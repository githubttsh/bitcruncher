==> flow/design.v <==
`timescale 1ns / 1ps
module MBR(
    input clk,
    input rst_n,
    input C3,
    input C11,
    input C12,
    input [15:0] ALU_out,
    input [15:0] MBR_in_memory,
    output [15:0] MBR_out,
    output reg [15:0] MBR_out_memory
    );
    reg [15:0] MBRr;
    assign MBR_out = MBRr;
    always@(posedge clk or negedge rst_n) begin
        if(!rst_n) begin
            MBRr <= 16'b0;
        end
        else begin
            if(C3) begin
                MBRr <= MBR_in_memory;
            end
            else if(C12) begin
                MBRr <= ALU_out;
            end
            else begin
                MBRr <= MBRr;
            end
            if(C11) begin
                MBR_out_memory <= MBRr;
            end
        end
    end
endmodule
==> Tool chain data of MBR <==
The steps from the RTL of MBR to its reports follow in flow order.
Lines are those of the file above, counted from 1.
{ "setup": {"top_module": "MBR", "clock_port": "clk", "library": "sky130hd", "lib_corner": "tt_025C_1v80"} }

==> Word level <==
Source: Yosys, flattened and elaborated, memories not mapped. Widths are those after wreduce. Registers that Yosys merges into a memory's read port (data or address) are not register bits. Print and check cells do not count. Equal cells are merged and count once.
{ "word_totals": {"out_inout_bits": 32, "ff_bits": 32} }
{ "op_classes": {"mux": 2, "reduce_and_logical": 2} }
{ "op_table": {"columns": ["cell", "n"], "rows": [
  ["two-way mux 16 bit", 2],
  ["AND reduction 2 bit", 1],
  ["nonzero test 2 bit", 1]
]} }

==> Logic depth <==
Yosys ltp: most cells in a row. Word level: on the elaborated netlist, between registers, memories and ports. Mapped: between sequential cells and ports; inverters and the memories' decode and read muxes count.
{ "depth": {"depth_word": 2, "abc_area": 1, "mapped_depth": 5} }

==> Synthesis result <==
Yosys stat after the flow's synthesis: flattened, memories mapped to cells. It holds for the ABC_AREA given above (unset counts as 0); a run with the other value may have another netlist.
{ "by_type": {"columns": ["type", "n", "area_total_um2"], "rows": [
  ["sky130_fd_sc_hd__edfxtp_1", 16, 480.461],
  ["sky130_fd_sc_hd__dfrtp_1", 16, 400.384],
  ["sky130_fd_sc_hd__nand3_1", 32, 160.154],
  ["sky130_fd_sc_hd__nand2_1", 33, 123.869],
  ["sky130_fd_sc_hd__buf_4", 3, 22.522],
  ["sky130_fd_sc_hd__buf_6", 2, 22.522],
  ["sky130_fd_sc_hd__nor2_8", 1, 20.019],
  ["sky130_fd_sc_hd__buf_8", 1, 15.014],
  ["sky130_fd_sc_hd__inv_1", 1, 3.754],
  ["sky130_fd_sc_hd__inv_2", 1, 3.754]
]} }
{ "synth_totals": {"ff_cells": 32, "mapped_cells": 106, "sequential_area_mm2": 0.0008808, "mapped_area_mm2": 0.0012525} }

==> Timing after synthesis <==
OpenSTA on the mapped netlist: ideal clock, no wires. The path of least setup slack (recovery checks aside). Input and output delay are each 20% of the period. Register names are those of the netlist, which keeps one name where synthesis merged equal registers.
{ "synth_path": {"kind": "input-to-reg", "start": "input port rst_n", "end": "register MBR_out_memory[0]", "setup_slack_ps": 295, "arrival_ps": 621, "t_required_ps": 916, "n_path_buf": 0, "path_stages": 2, "launch_ps": 256, "tclk_ps": 1280, "delay_ps": 729, "setup_ps": 364, "input_delay_ps": 256, "period_less_setup_slack_ps": 985} }
"delay_ps" is the arrival time less input delay plus setup time.
"path_stages" counts driving pins, that of a launching flip-flop among them; a cell with two outputs on the path counts twice.
"period_less_setup_slack_ps" is the clock period less the worst setup slack; recovery checks do not enter. This is arithmetic on one report: input and output delays are still those of the set period (20% each).
Between the ends stands the longest chain of elaborated cells between them, by number of cells; it is not shown to be the way that was timed. Of several equally long chains one is given.
A line is the first line of the expression or statement that the cell stems from. Yosys adds cells for indexed reads and writes and turns some case tables into memories.
{ "synth_between": {"cell_sequence": "sky130_fd_sc_hd__nand2_1 > sky130_fd_sc_hd__inv_1", "elab_chain_len": 1} }
{ "synth_lines": {"columns": ["element", "line_no", "rtl"], "rows": [
  ["start: declaration", 4, "input rst_n,"],
  ["AND reduction 2 bit", null, null],
  ["end: assignment", 30, "MBR_out_memory <= MBRr;"],
  ["end: declaration", 11, "output reg [15:0] MBR_out_memory"]
]} }

Lab notebook: MBR

Record of 2 stored runs of the RTL-to-layout flow on MBR, platform sky130hd. The runs are unordered. Constraints: input delay and output delay 20% of the set period each, output load 0.01 pF.

==> flow run A: settings <==
{ "period_ns": 0.746, "CORE_UTILIZATION": 55, "PLACE_DENSITY_LB_ADDON": 0.1, "CORE_MARGIN": 5, "CELL_PAD_IN_SITES_GLOBAL_PLACEMENT": 2, "CELL_PAD_IN_SITES_DETAIL_PLACEMENT": 2, "ABC_AREA": 1, "MAX_ROUTING_LAYER": "met5", "CAP_MARGIN": 20, "SLEW_MARGIN": 20 }
==> flow run A: results <==
did not finish, placement stopped with FLW-0024

==> flow run B: settings <==
{ "period_ns": 1.64, "CORE_UTILIZATION": 62, "PLACE_DENSITY_LB_ADDON": 0.03, "CORE_ASPECT_RATIO": 1.75, "CORE_MARGIN": 6, "GPL_TIMING_DRIVEN": 0, "CTS_CLUSTER_SIZE": 98, "MIN_ROUTING_LAYER": "met2", "MAX_ROUTING_LAYER": "met4", "CAP_MARGIN": 20, "SLEW_MARGIN": 20 }
==> flow run B: results <==
did not finish, placement stopped with FLW-0024
