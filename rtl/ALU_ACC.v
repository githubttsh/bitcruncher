==> flow/design.v <==
`timescale 1ns / 1ps
module ALU_ACC(
    input         clk,
    input         rst_n,
    input         C8,     
    input         C9,     
    input         C13,    
    input         C15,    
    input         C16,    
    input         C17,    
    input         C18,    
    input         C19,    
    input         C20,    
    input         C21,    
    input  [15:0] BR_out,
    output [15:0] ALU_out,
    output reg [3:0] ALUflags  
    );
    reg [15:0] ACC;
    assign ALU_out = ACC;
    reg signed [15:0] sACC, sBR;
    reg signed [31:0] prod;
    reg [16:0] tmp;
    always @(posedge clk or negedge rst_n) begin
        if (!rst_n) begin
            ACC      <= 16'b0;
            ALUflags <= 4'b0;
        end
        else begin
            if (C8) begin
                ACC      <= 16'b0;
                ALUflags <= {1'b1, 3'b0};
            end
            else if (C9) begin
                tmp = {1'b0, ACC} + {1'b0, BR_out};
                ACC <= tmp[15:0];
                ALUflags[3] <= (tmp[15:0] == 16'b0) ? 1'b1 : 1'b0;
                ALUflags[2] <= tmp[16];
                ALUflags[1] <= ((ACC[15] == BR_out[15]) && (tmp[15] != ACC[15])) ? 1'b1 : 1'b0;
                ALUflags[0] <= tmp[15];
            end
            else if (C13) begin
                tmp = {1'b0, ACC} - {1'b0, BR_out};
                ACC <= tmp[15:0];
                ALUflags[3] <= (tmp[15:0] == 16'b0) ? 1'b1 : 1'b0;
                ALUflags[2] <= (ACC < BR_out) ? 1'b1 : 1'b0;
                ALUflags[1] <= ((ACC[15] != BR_out[15]) && (tmp[15] != ACC[15])) ? 1'b1 : 1'b0;
                ALUflags[0] <= tmp[15];
            end
            else if (C15) begin
                sACC = ACC;
                sBR  = BR_out;
                prod = sACC * sBR;   
                ACC = prod[15:0];
                ALUflags[3] <= (prod[15:0] == 16'b0) ? 1'b1 : 1'b0;
                ALUflags[2] <= 1'b0;
                ALUflags[1] <= (prod[31:16] != {16{prod[15]}}) ? 1'b1 : 1'b0;
                ALUflags[0] <= prod[15];
            end
            else if (C16) begin
                ACC = ACC / BR_out;
                ALUflags[3] <= (ACC == 16'b0) ? 1'b1 : 1'b0;
                ALUflags[2] <= 1'b0;
                ALUflags[1] <= 1'b0;
                ALUflags[0] <= ACC[15];
            end
            else if (C17) begin
                ACC = ACC >> 1;
                ALUflags[3] <= (ACC == 16'b0) ? 1'b1 : 1'b0;
                ALUflags[2] <= 1'b0;
                ALUflags[1] <= 1'b0;
                ALUflags[0] <= ACC[15];
            end
            else if (C18) begin
                ACC = ACC << 1;
                ALUflags[3] <= (ACC == 16'b0) ? 1'b1 : 1'b0;
                ALUflags[2] <= 1'b0;
                ALUflags[1] <= 1'b0;
                ALUflags[0] <= ACC[15];
            end
            else if (C19) begin
                ACC = ACC & BR_out;
                ALUflags[3] <= (ACC == 16'b0) ? 1'b1 : 1'b0;
                ALUflags[2] <= 1'b0;
                ALUflags[1] <= 1'b0;
                ALUflags[0] <= ACC[15];
            end
            else if (C20) begin
                ACC = ACC | BR_out;
                ALUflags[3] <= (ACC == 16'b0) ? 1'b1 : 1'b0;
                ALUflags[2] <= 1'b0;
                ALUflags[1] <= 1'b0;
                ALUflags[0] <= ACC[15];
            end
            else if (C21) begin
                ACC = ~ACC;
                ALUflags[3] <= (ACC == 16'b0) ? 1'b1 : 1'b0;
                ALUflags[2] <= 1'b0;
                ALUflags[1] <= 1'b0;
                ALUflags[0] <= ACC[15];
            end
            else begin
                ACC <= ACC;
                ALUflags <= ALUflags;
            end
        end
    end
endmodule
# Reports on ALU_ACC
# The steps from the RTL of ALU_ACC to its reports follow in flow order.
# Lines are those of the file above, counted from 1.
# Operators carry their Yosys type and port widths (W data, S select, Z words).
# Cell names lack the library's common part.
# The mark n/a stands for no value.
# design
design	ALU_ACC
clock	clk
cell_library	sky130hd
pvt_corner	tt_025C_1v80

# After elaboration
# Source: Yosys, flattened and elaborated, memories not mapped. Widths are those after wreduce. Registers that Yosys merges into a memory's read port (data or address) are not register bits. Print and check cells do not count. Equal cells are merged and count once.
# word_totals
output_inout_bits	20
regBits	20
inputBits	28
# classes
n_cmp	1
n_addsub	2
n_mul	1
logic	3
n_div	1
equal	5
reduce_and_logical	12
n_mux	57
# op_table
cell	n
$mul A16 B16 Y32	1
$div A16 B16 Y16	1
$mux W16	10
$logic_not A16 Y1	9
$mux W1	47
$add A16 B16 Y17	1
$sub A16 B16 Y16	1
$lt A16 B16 Y1	1
$ne A16 B16 Y1	1
$and A16 B16 Y16	1
$or A16 B16 Y16	1
$not A16 Y16	1
$reduce_bool A10 Y1	1
$ne A1 B1 Y1	3
$logic_and A1 B1 Y1	2
$eq A1 B1 Y1	1

# Longest topological paths
# Depth = most cells in a row (Yosys ltp): at word level without a register or memory, in the mapped netlist without a sequential cell, where the memories' decode and read muxes count.
# depth
depth_word	13
abc_area	0
mapped_depth	143

# Synthesis result
# Source: synth_stat.txt of the flow (Yosys; design flattened, memories mapped). It holds for the ABC_AREA given above (unset counts as 0); a run with the other value may have another netlist.
# The area totals of this step are shown rounded.
# types
cell	n
fa_1	264
ha_1	270
inv_1	376
nor2_1	296
nand2_1	198
a211oi_1	88
a21oi_1	130
xnor2_1	68
o21ai_0	101
dfrtp_1	19
o21a_1	62
nor3_1	84
xor2_1	41
a21o_1	46
clkbuf_1	87
mux2_2	22
nand3_1	34
clkbuf_8	11
# Not listed: further types 74, cells in them 407.
# synth_totals
ff_cells	19
buffers	125
cells	2604
mapped_area_um2	20400

# Path before layout
# Source: OpenSTA report_checks on the synthesized netlist (no wires, ideal clock, input and output delay 20% of the period each), path of least setup slack; recovery checks are left aside. Register names are those of the netlist, which keeps one name where synthesis merged equal registers.
# synth_path
path_type	input to register
start	input BR_out[0]
end	register ACC[0]
n_path_buf	13
arrival_time_ns	32.036
setup_time_ns	0.083
setup_slack_ns	0.081
driving_pins	127
launch_ns	6.440
delay_ns	25.679
period_ns	32.2
in_delay_ns	6.440
synth_period_reached_ns	32.119
# "delay_ns" = arrival - input delay + setup time.
# "driving_pins": output pins that drive a net of the path, with the launching flip-flop's if there is one; two outputs of one cell count as two.
# "synth_period_reached_ns" is the clock period less the worst setup slack; recovery checks do not enter. This is arithmetic on one report: input and output delays are still those of the set period (20% each).
# A register here has more assigning lines than the two given.
# synth_between
path_cell_list	inv_1 clkbuf_1 ha_1 a21oi_1 ha_1 o21ai_0 a21oi_1 mux2_2 ha_1 o21a_1 or4b_2 a21boi_0 a21o_1 ha_1 o21a_1 o21ai_0 a211oi_2 mux2i_1 [91 not listed] nand3_1 o21bai_1 a211o_1 o211a_1 a21oi_1 a21o_1 clkbuf_1 mux2_2 ha_1 o21a_1 o211ai_1 a21oi_1 o22ai_1 a211oi_1 a21oi_1 nor3_1 a21oi_1 o21ai_0
cone_cells	15
cone_lines	15
classes_between	add/sub (2); mul (1); div (1); mux (9); logic (2)
# synth_rtl
item	line	rtl
start: declaration	15	input  [15:0] BR_out,
end: assignment	36	ACC <= tmp[15:0];
end: assignment	44	ACC <= tmp[15:0];
end: declaration	19	reg [15:0] ACC;
# Chain of elaborated cells between the ends: none given.

# Timing after layout
# Path of least setup slack in the final report of stored run 2 (OpenROAD, finished layout, wires in). Where an end is a register, its clock arrival counts in the times.
# layout_path
path_type	input to register
start	input BR_out[8]
end	register ALUflags[3]
arrival_time_ns	35.99
period_ns	42.7
n_path_buf	8
in_delay_ns	8.54
setup_slack_ns	6.87
driving_pins	126
launch_ns	8.54
setup_time_ns	0.08
# A register here has more assigning lines than the two given.
# layout_between
path_cell_list	clkdlybuf4s50_1 buf_4 nor3_4 buf_4 nand3_1 nor3_4 nand2_1 a21oi_2 mux2_2 ha_1 o21a_1 o21ai_0 or2_2 nand2_1 o21ai_0 ha_1 o21a_1 o21a_1 [90 not listed] a211o_1 o211a_1 a21oi_4 a21oi_4 buf_4 nand2_1 o21ai_0 ha_1 a21boi_0 o21a_1 o21a_1 o211ai_1 a21oi_1 o22ai_2 nand3_1 nor2_1 nand4_1 a32oi_1
cone_cells	27
cone_lines	21
classes_between	add/sub (2); mul (1); div (1); mux (15); logic (2); reduce/logical (6)
# layout_rtl
item	line	rtl
start: declaration	15	input  [15:0] BR_out,
end: assignment	32	ALUflags <= {1'b1, 3'b0};
end: assignment	37	ALUflags[3] <= (tmp[15:0] == 16'b0) ? 1'b1 : 1'b0;
end: declaration	17	output reg [3:0] ALUflags
# Chain of elaborated cells between the ends: none given.

Module ALU_ACC, platform sky130hd: 2 stored runs of the flow (Yosys, OpenROAD) with differing settings, in no particular order. Input and output delays are each 20% of the period that was set; the output load is 0.01 pF.
The results are shown rounded.

Stored run 1, flow files:
==> flow/run.sh <==
#!/bin/bash
# the make line also repeats the synthesis and layout settings of config.mk as NAME=value (left out here)
make -C /OpenROAD-flow-scripts/flow DESIGN_CONFIG=/design/flow/config.mk WORK_HOME=/design/flow/orfs CLKGATE_MAP_FILE= finish
==> flow/config.mk <==
export PLATFORM = sky130hd
export DESIGN_NAME = ALU_ACC
export DESIGN_NICKNAME = ALU_ACC
export VERILOG_FILES = /design/flow/design.v
export SDC_FILE = /design/flow/constraint.sdc
export NUM_CORES = 4
export LEC_CHECK = 0
export CAP_MARGIN = 20
export CELL_PAD_IN_SITES_DETAIL_PLACEMENT = 2
export CORE_MARGIN = 2
export CORE_UTILIZATION = 50
export CTS_CLUSTER_DIAMETER = 128
export CTS_CLUSTER_SIZE = 60
export MIN_ROUTING_LAYER = met2
export PLACE_DENSITY_LB_ADDON = 0.01
export SLEW_MARGIN = 5
==> flow/constraint.sdc <==
create_clock -name core_clock -period 50.4 [get_ports {clk}]
set_input_delay 10.0800 -clock core_clock [delete_from_list [all_inputs] [get_ports {clk}]]
set_output_delay 10.0800 -clock core_clock [all_outputs]
set_load 0.01 [all_outputs]

Stored run 1: incomplete, placement halted on DPL-0033

Stored run 2, flow files:
==> flow/run.sh <==
#!/bin/bash
# the make line also repeats the synthesis and layout settings of config.mk as NAME=value (left out here)
make -C /OpenROAD-flow-scripts/flow DESIGN_CONFIG=/design/flow/config.mk WORK_HOME=/design/flow/orfs CLKGATE_MAP_FILE= finish
==> flow/config.mk <==
export PLATFORM = sky130hd
export DESIGN_NAME = ALU_ACC
export DESIGN_NICKNAME = ALU_ACC
export VERILOG_FILES = /design/flow/design.v
export SDC_FILE = /design/flow/constraint.sdc
export NUM_CORES = 4
export LEC_CHECK = 0
export CAP_MARGIN = 20
export CORE_ASPECT_RATIO = 1.25
export CORE_MARGIN = 2
export CORE_UTILIZATION = 20
export PLACE_DENSITY_LB_ADDON = 0.28
export SETUP_SLACK_MARGIN = 5.0
export SLEW_MARGIN = 20
==> flow/constraint.sdc <==
create_clock -name core_clock -period 42.7 [get_ports {clk}]
set_input_delay 8.5400 -clock core_clock [delete_from_list [all_inputs] [get_ports {clk}]]
set_output_delay 8.5400 -clock core_clock [all_outputs]
set_load 0.01 [all_outputs]

==> results of stored run 2, as CSV <==
result,value
ys_area_um2,20400
design.die.area_um2,105000
final_stdcell_area_um2,23000
worstSetupSlack_ns,6.87
setupTns_ns,0.000
